==> flow/design.v <==
module enc_stage2 (
    input wire clk,
    input wire rst,
    input wire valid_in,
    input wire [15:0] in_data,
    input wire [1:0] key_bits,
    input wire ready_in,
    output reg [15:0] out_data,
    output reg valid_out,
    output reg ready_out
);
    reg [1:0] state, next_state;
    localparam S0 = 2'b00, S1 = 2'b01, S2 = 2'b10, S3 = 2'b11;
    always @(*) begin
        next_state = state ^ key_bits;
    end
    always @(posedge clk or posedge rst) begin
        if (rst)
            state <= S0;
        else if (valid_in && ready_in)
            state <= next_state;
    end
    always @(posedge clk or posedge rst) begin
        if (rst) begin
            out_data <= 0;
            valid_out <= 0;
            ready_out <= 0;
        end else if (valid_in && ready_in) begin
            case (state)
                S0: out_data <= {in_data[14:0], ^in_data};
                S1: out_data <= in_data & 16'h0F0F;
                S2: out_data <= in_data | 16'hF0F0;
                S3: out_data <= {in_data[15], in_data[15:1]};
                default: out_data <= in_data;
            endcase
            valid_out <= 1;
            ready_out <= 1;
        end else begin
            valid_out <= 0;
            ready_out <= 0;
        end
    end
endmodule
---- Step by step through the tools: enc_stage2 ----
Tool output for the design above, in the order of the flow.
Line numbers count from 1 in the design file above.
Cell names lack the library's common part.
A cell with -- has no value.
set-up
  top module .............................. enc_stage2
  clock input ............................. clk
  library ................................. sky130hd
  timing corner ........................... tt_025C_1v80

---- Word level ----
Yosys after proc, flatten, opt, wreduce and memory -nomap, before mapping. Memory bits, and registers merged into a memory's read port (data or address), are not among the register bits. Print and check cells are not counted. Equal cells are merged and count once.
operators by class
  mux-type cells .......................... 2
  reduce/logical cells .................... 3
  equality and inequality tests ........... 3
  bitwise logic cells ..................... 1
operator list
  operator                                count
  case mux 16 bit (select 4 bit)          1
  XOR reduction 16 bit                    1
  == test 2 bit with constant B           2
  == test 2 x 1 -> 1 bit with constant B  1
  bitwise XOR 2 bit                       1
  logical NOT 2 bit                       1
  logical AND 1 bit                       1
  2-to-1 mux 1 bit                        1
storage and ports
  cells after elaboration ................. 12
  input bits .............................. 22
  output and inout bits ................... 18
  register bits ........................... 19

---- Logic depth ----
Yosys ltp: most cells in a row. Word level: on the elaborated netlist, between registers, memories and ports. Mapped: between sequential cells and ports; inverters and the memories' decode and read muxes count.
logic depth
  word-level depth ........................ 2
  ABC_AREA ................................ 0
  depth in mapped cells ................... 6

---- Netlist ----
Yosys stat after the flow's synthesis: flattened, memories mapped to cells. It holds for the ABC_AREA given above (unset counts as 0); a run with the other value may have another netlist.
cell types
  cell type  count  total area (µm²)
  dfrtp_1    19     475.456
  xnor2_1    15     131.376
  nand2_1    34     127.622
  o21ai_0    25     125.12
  mux2i_1    6      60.058
  mux2_2     5      56.304
  a21oi_1    5      25.024
  xor2_1     2      17.517
  buf_2      3      15.014
  clkbuf_1   3      11.261
  a211oi_1   1      7.507
  buf_1      2      7.507
  buf_4      1      7.507
  inv_1      2      7.507
  nand2b_1   1      6.256
  or3_1      1      6.256
  o21ai_1    1      5.005
  nor2_1     1      3.754
synthesis totals
  buffer cells ............................ 9
  flip-flop cells ......................... 19
  cell count .............................. 127
  cell area after synthesis ............... 1096.1 µm²

---- Timing after synthesis ----
OpenSTA on the mapped netlist: ideal clock, no wires. The path of least setup slack (recovery checks aside). Input and output delay are each 20% of the period. Register names are those of the netlist, which keeps one name where synthesis merged equal registers.
path after synthesis
  path kind ............................... register to register
  from .................................... register state[1]
  to ...................................... register out_data[11]
  stages on the path ...................... 7
  data required time ...................... 1.017 ns
  launch time at the first pin ............ 0.000 ns
  period .................................. 1.15 ns
  arrival time ............................ 1.061 ns
  delay of the path ....................... 1.194 ns
  slack ................................... -0.044 ns
  synthesis period reached ................ 1.194 ns
"delay of the path" = arrival - input delay + setup time.
"stages on the path": output pins that drive a net of the path, with the launching flip-flop's if there is one; two outputs of one cell count as two.
"synthesis period reached" = period - worst setup slack (recovery checks aside). The figure is calculated, with input and output delays left at 20% of the set period.
The rows between start and end are the longest chain of elaborated cells between them; the timing report does not say that the signal goes this way. Where chains are equally long, one stands for them.
A line is the first line of the expression or statement that the cell stems from. Yosys adds cells for indexed reads and writes and turns some case tables into memories.
At most two assigning lines are given for a register; there are more.
between the ends, after synthesis
  path through ............................ dfrtp_1 -> buf_2 -> buf_2 -> mux2i_1 -> nand2_1 -> o21ai_0 -> o21ai_0
  cells in the longest elaborated chain ... 2
RTL lines, path after synthesis
  what                            line  source
  start, declared                 12    reg [1:0] state, next_state;
  start, assigned                 19    state <= S0;
  start, assigned                 21    state <= next_state;
  == test 2 bit                   29    case (state)
  case mux 16 bit (select 4 bit)  29
  end, assigned                   30    S0: out_data <= {in_data[14:0], ^in_data};
  end, assigned                   31    S1: out_data <= in_data & 16'h0F0F;
  end, declared                   8     output reg [15:0] out_data,

---- Worst path after layout ----
From the final timing report of job 2: the path of least setup slack in the routed layout; clock arrival at registers is part of the times.
path after layout
  path kind ............................... input to register
  from .................................... input in_data[10]
  to ...................................... register out_data[0]
  launch time at the first pin ............ 0.29 ns
  slack ................................... 0.05 ns
  data required time ...................... 1.58 ns
  stages on the path ...................... 6
  arrival time ............................ 1.53 ns
  period .................................. 1.43 ns
The rows between start and end are the longest chain of elaborated cells between them; the timing report does not say that the signal goes this way. Where chains are equally long, one stands for them.
At most two assigning lines are given for a register; there are more.
between the ends, after layout
  path through ............................ clkdlybuf4s50_1 -> xnor2_1 -> xnor2_1 -> xnor2_2 -> xnor2_1 -> o21ai_1
  cells in the longest elaborated chain ... 2
RTL lines, path after layout
  what                            line  source
  start, declared                 5     input wire [15:0] in_data,
  XOR reduction 16 bit            30    S0: out_data <= {in_data[14:0], ^in_data};
  case mux 16 bit (select 4 bit)  29    case (state)
  end, assigned                   30
  end, assigned                   31    S1: out_data <= in_data & 16'h0F0F;
  end, declared                   8     output reg [15:0] out_data,

Flow measurements of enc_stage2 on sky130hd: 2 stored runs with different settings, listed in no order. Input and output delays are each 20% of the period that was set; the output load is 0.01 pF.
"clock period achieved" is the run's clock period less its worst setup slack. It is reckoned from that one timing run; input and output delays stay at 20% of the period that was set.
By "time on the worst setup path" is meant the share of the clock period that the worst setup path is allowed (20% is reserved at inputs, 20% at outputs), minus its slack. Clock arrival times at its registers enter into it.
By "power" is meant OpenSTA's value without simulated activity: inputs other than the clock are taken to toggle once in ten clock periods, and the tool carries that through the logic.

---- job 1 ----
settings
  period_ns = 0.813
  CORE_UTILIZATION = 40
  SETUP_SLACK_MARGIN = 0.19
  PLACE_DENSITY_LB_ADDON = 0.27
  CORE_MARGIN = 4
  CELL_PAD_IN_SITES_GLOBAL_PLACEMENT = 2
  CELL_PAD_IN_SITES_DETAIL_PLACEMENT = 0
  GPL_TIMING_DRIVEN = 1
  CTS_CLUSTER_DIAMETER = 307
  CAP_MARGIN = 10
  SLEW_MARGIN = 20
results
  no results, placement failed with FLW-0024

---- job 2 ----
settings
  period_ns = 1.43
  CORE_UTILIZATION = 41
  PLACE_DENSITY = 0.64
  CORE_ASPECT_RATIO = 0.61
  CELL_PAD_IN_SITES_DETAIL_PLACEMENT = 0
  TNS_END_PERCENT = 55
  ABC_AREA = 0
  CTS_CLUSTER_DIAMETER = 206
  CAP_MARGIN = 35
  MIN_ROUTING_LAYER = met1
  MAX_ROUTING_LAYER = met4
  CORE_MARGIN = 2
  SLEW_MARGIN = 20
results
  area of the synthesized netlist ......... 1096.1 µm²
  total die area .......................... 3115.5 µm²
  standard-cell area after routing ........ 1710.4 µm²
  utilization of the finished layout ...... 68.3 %
  worst setup slack after layout .......... 0.045 ns
  summed negative setup slack ............. 0.000 ns
  power ................................... 2.647 mW
  clock period achieved ................... 1.385 ns
  time on the worst setup path ............ 1.10 ns
  worst path kind ......................... input to register
