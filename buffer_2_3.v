==> flow/design.v <==
module buffer_2_3 (
    input wire clk,
    input wire rst,
    input wire [15:0] data_in,
    input wire valid_in,
    output reg ready_out,
    output reg [15:0] data_out,
    output reg valid_out,
    input wire ready_in
);
    reg full;
    always @(posedge clk or posedge rst) begin
        if (rst) begin
            full <= 0;
            data_out <= 0;
            valid_out <= 0;
            ready_out <= 1;
        end else begin
            if (valid_in && ready_out) begin
                data_out <= data_in;
                valid_out <= 1;
                full <= 1;
                ready_out <= 0;
            end else if (ready_in && full) begin
                valid_out <= 0;
                full <= 0;
                ready_out <= 1;
            end
        end
    end
endmodule
# ---- From RTL to reports: buffer_2_3
# What the tools print for buffer_2_3, step after step.
# Lines are those of the file above, counted from 1.
# Operators: Yosys type, input widths -> output width; for muxes data width and select width s.
# Library cell names are shortened.
# The mark -- stands for no value.
dict set report inputs {
  top_module {buffer_2_3}
  clk_port {clk}
  cell_library {sky130hd}
  lib_corner {tt_025C_1v80}
}

# ---- After elaboration
# Yosys after proc, flatten, opt, wreduce and memory -nomap, before mapping. Memory bits, and registers merged into a memory's read port (data or address), are not among the register bits. Print and check cells are not counted. Equal cells are merged and count once.
dict set report bits {
  register_bits 18
  latch_bits 0
  ram_bits 0
  romBits 0
  clocked_rd_ports_x_width 0
  memories 0
  input_bits 20
  output_inout_bits 18
  wordCells 10
}
dict set report classes {
  addsub 0
  multipliers 0
  n_div 0
  cmp 0
  equal 0
  n_shift 0
  mux 4
  n_logic 0
  n_reduce_logical 3
}
# cell n
set op_table {}
lappend op_table {{$mux 1} 4}
lappend op_table {{$logic_and 1x1->1} 2}
lappend op_table {{$reduce_bool 2->1} 1}

# ---- Longest topological paths
# Depth = most cells in a row (Yosys ltp): at word level without a register or memory, in the mapped netlist without a sequential cell, where the memories' decode and read muxes count.
dict set report logic_depth {
  word_depth 3
  ABC_AREA 0
  mapped_depth 3
}

# ---- Synthesis result
# The flow's flattened synthesis, as Yosys stat reports it; memories are mapped. The netlist is that of the ABC_AREA named above (0 if unset); the other value can give another one.
# The area totals of this step are shown rounded.
# cell n
set by_type {}
lappend by_type {dfrtp_1 17}
lappend by_type {mux2_4 9}
lappend by_type {mux2_2 7}
lappend by_type {dfstp_2 1}
lappend by_type {buf_6 1}
lappend by_type {nand2_4 1}
lappend by_type {mux2i_1 1}
lappend by_type {inv_1 2}
lappend by_type {o21ai_0 1}
lappend by_type {nand2_1 1}
dict set report synth_totals {
  mapped_cells 41
  area_mm2 0.000714
  seqArea_mm2 0.000452
  ff_cells 18
}

# ---- Timing after synthesis
# OpenSTA on the mapped netlist: ideal clock, no wires. The path of least setup slack (recovery checks aside). Input and output delay are each 20% of the period. Register names are those of the netlist, which keeps one name where synthesis merged equal registers.
dict set report synth_timing {
  kind {reg2reg}
  from {register ready_out}
  to {register data_out[1]}
  period_ns 1.73
  t_first_pin_ns 0.000
  t_arrival_ns 1.109
  path_slack_ns 0.496
  delay_ns 1.234
  driving_pins 4
  n_path_buf 1
  period_less_setup_slack_ns 1.234
}
# "delay_ns" is the arrival time less input delay plus setup time.
# "driving_pins" counts driving pins, that of a launching flip-flop among them; a cell with two outputs on the path counts twice.
# "period_less_setup_slack_ns" is the clock period less the worst setup slack; recovery checks do not enter. This is arithmetic on one report: input and output delays are still those of the set period (20% each).
# Between the ends stands the longest chain of elaborated cells between them, by number of cells; it is not shown to be the way that was timed. Of several equally long chains one is given.
# A line is the first line of the expression or statement that the cell stems from. Yosys adds cells for indexed reads and writes and turns some case tables into memories.
# A register here has more assigning lines than the two given.
dict set report synth_via {
  path_cell_list {dfstp_2 nand2_4 buf_6 mux2_4}
  elab_chain_len 1
  cone_cells 1
  cone_lines 1
  cone_classes {reduce/logical: 1}
}
# item line_no
set synth_rtl {}
lappend synth_rtl {{from (decl)} 6} ;# output reg ready_out,
lappend synth_rtl {{from (assign)} 17} ;# ready_out <= 1;
lappend synth_rtl {{from (assign)} 23} ;# ready_out <= 0;
lappend synth_rtl {{$logic_and 1x1->1} 19} ;# if (valid_in && ready_out) begin
lappend synth_rtl {{to (assign)} 15} ;# data_out <= 0;
lappend synth_rtl {{to (assign)} 20} ;# data_out <= data_in;
lappend synth_rtl {{to (decl)} 7} ;# output reg [15:0] data_out,

# ---- Timing after layout
# Path of least setup slack in the final report of stored run 2 (OpenROAD, finished layout, wires in). Where an end is a register, its clock arrival counts in the times.
dict set report layout_timing {
  kind {reg2reg}
  from {register ready_out}
  to {register data_out[11]}
  period_ns 0.966
  t_first_pin_ns 0.30
  t_arrival_ns 1.45
  path_slack_ns -0.29
  driving_pins 3
  n_path_buf 0
}
# Between the ends stands the longest chain of elaborated cells between them, by number of cells; it is not shown to be the way that was timed. Of several equally long chains one is given.
# A register here has more assigning lines than the two given.
dict set report layout_via {
  path_cell_list {dfstp_2 nand2_4 mux2_2}
  elab_chain_len 1
  cone_cells 1
  cone_lines 1
  cone_classes {reduce/logical: 1}
}
# item line_no
set layout_rtl {}
lappend layout_rtl {{from (decl)} 6} ;# output reg ready_out,
lappend layout_rtl {{from (assign)} 17} ;# ready_out <= 1;
lappend layout_rtl {{from (assign)} 23} ;# ready_out <= 0;
lappend layout_rtl {{$logic_and 1x1->1} 19} ;# if (valid_in && ready_out) begin
lappend layout_rtl {{to (assign)} 15} ;# data_out <= 0;
lappend layout_rtl {{to (assign)} 20} ;# data_out <= data_in;
lappend layout_rtl {{to (decl)} 7} ;# output reg [15:0] data_out,

; Stored flow runs of buffer_2_3 (2 of them; Yosys, OpenROAD, sky130hd). They differ in their settings and are not a sequence. Constraints: input delay and output delay 20% of the set period each, output load 0.01 pF.
; By "worst_path_time_ns" is meant the share of the clock period that the worst setup path is allowed (20% is reserved at inputs, 20% at outputs), minus its slack. Clock arrival times at its registers enter into it.
; Results are given in rounded form.

[stored run 1: settings]
period_ns = 1.28
CORE_UTILIZATION = 63
SETUP_SLACK_MARGIN = 0.37
PLACE_DENSITY_LB_ADDON = 0.16
CELL_PAD_IN_SITES_GLOBAL_PLACEMENT = 1
ABC_AREA = 1
CTS_CLUSTER_DIAMETER = 238
CAP_MARGIN = 40
SLEW_MARGIN = 30
MIN_ROUTING_LAYER = met2
CORE_MARGIN = 2
[stored run 1: results]
outcome = incomplete, placement halted on FLW-0024

[stored run 2: settings]
period_ns = 0.966
CORE_UTILIZATION = 31
SETUP_SLACK_MARGIN = 0.15
PLACE_DENSITY_LB_ADDON = 0.07
HOLD_SLACK_MARGIN = -0.01
CORE_MARGIN = 3
CELL_PAD_IN_SITES_DETAIL_PLACEMENT = 2
CTS_CLUSTER_DIAMETER = 350
CAP_MARGIN = 35
MIN_ROUTING_LAYER = met2
MAX_ROUTING_LAYER = met4
SLEW_MARGIN = 20
[stored run 2: results]
layout_utilization_frac = 0.585
fin_tns_ns = -5.77
worst_path_time_ns = 1.26
worstPathKind = reg2reg
die_mm2 = 0.00292
yosys.chip_area_mm2 = 0.000714
fin_ws_ns = -0.289
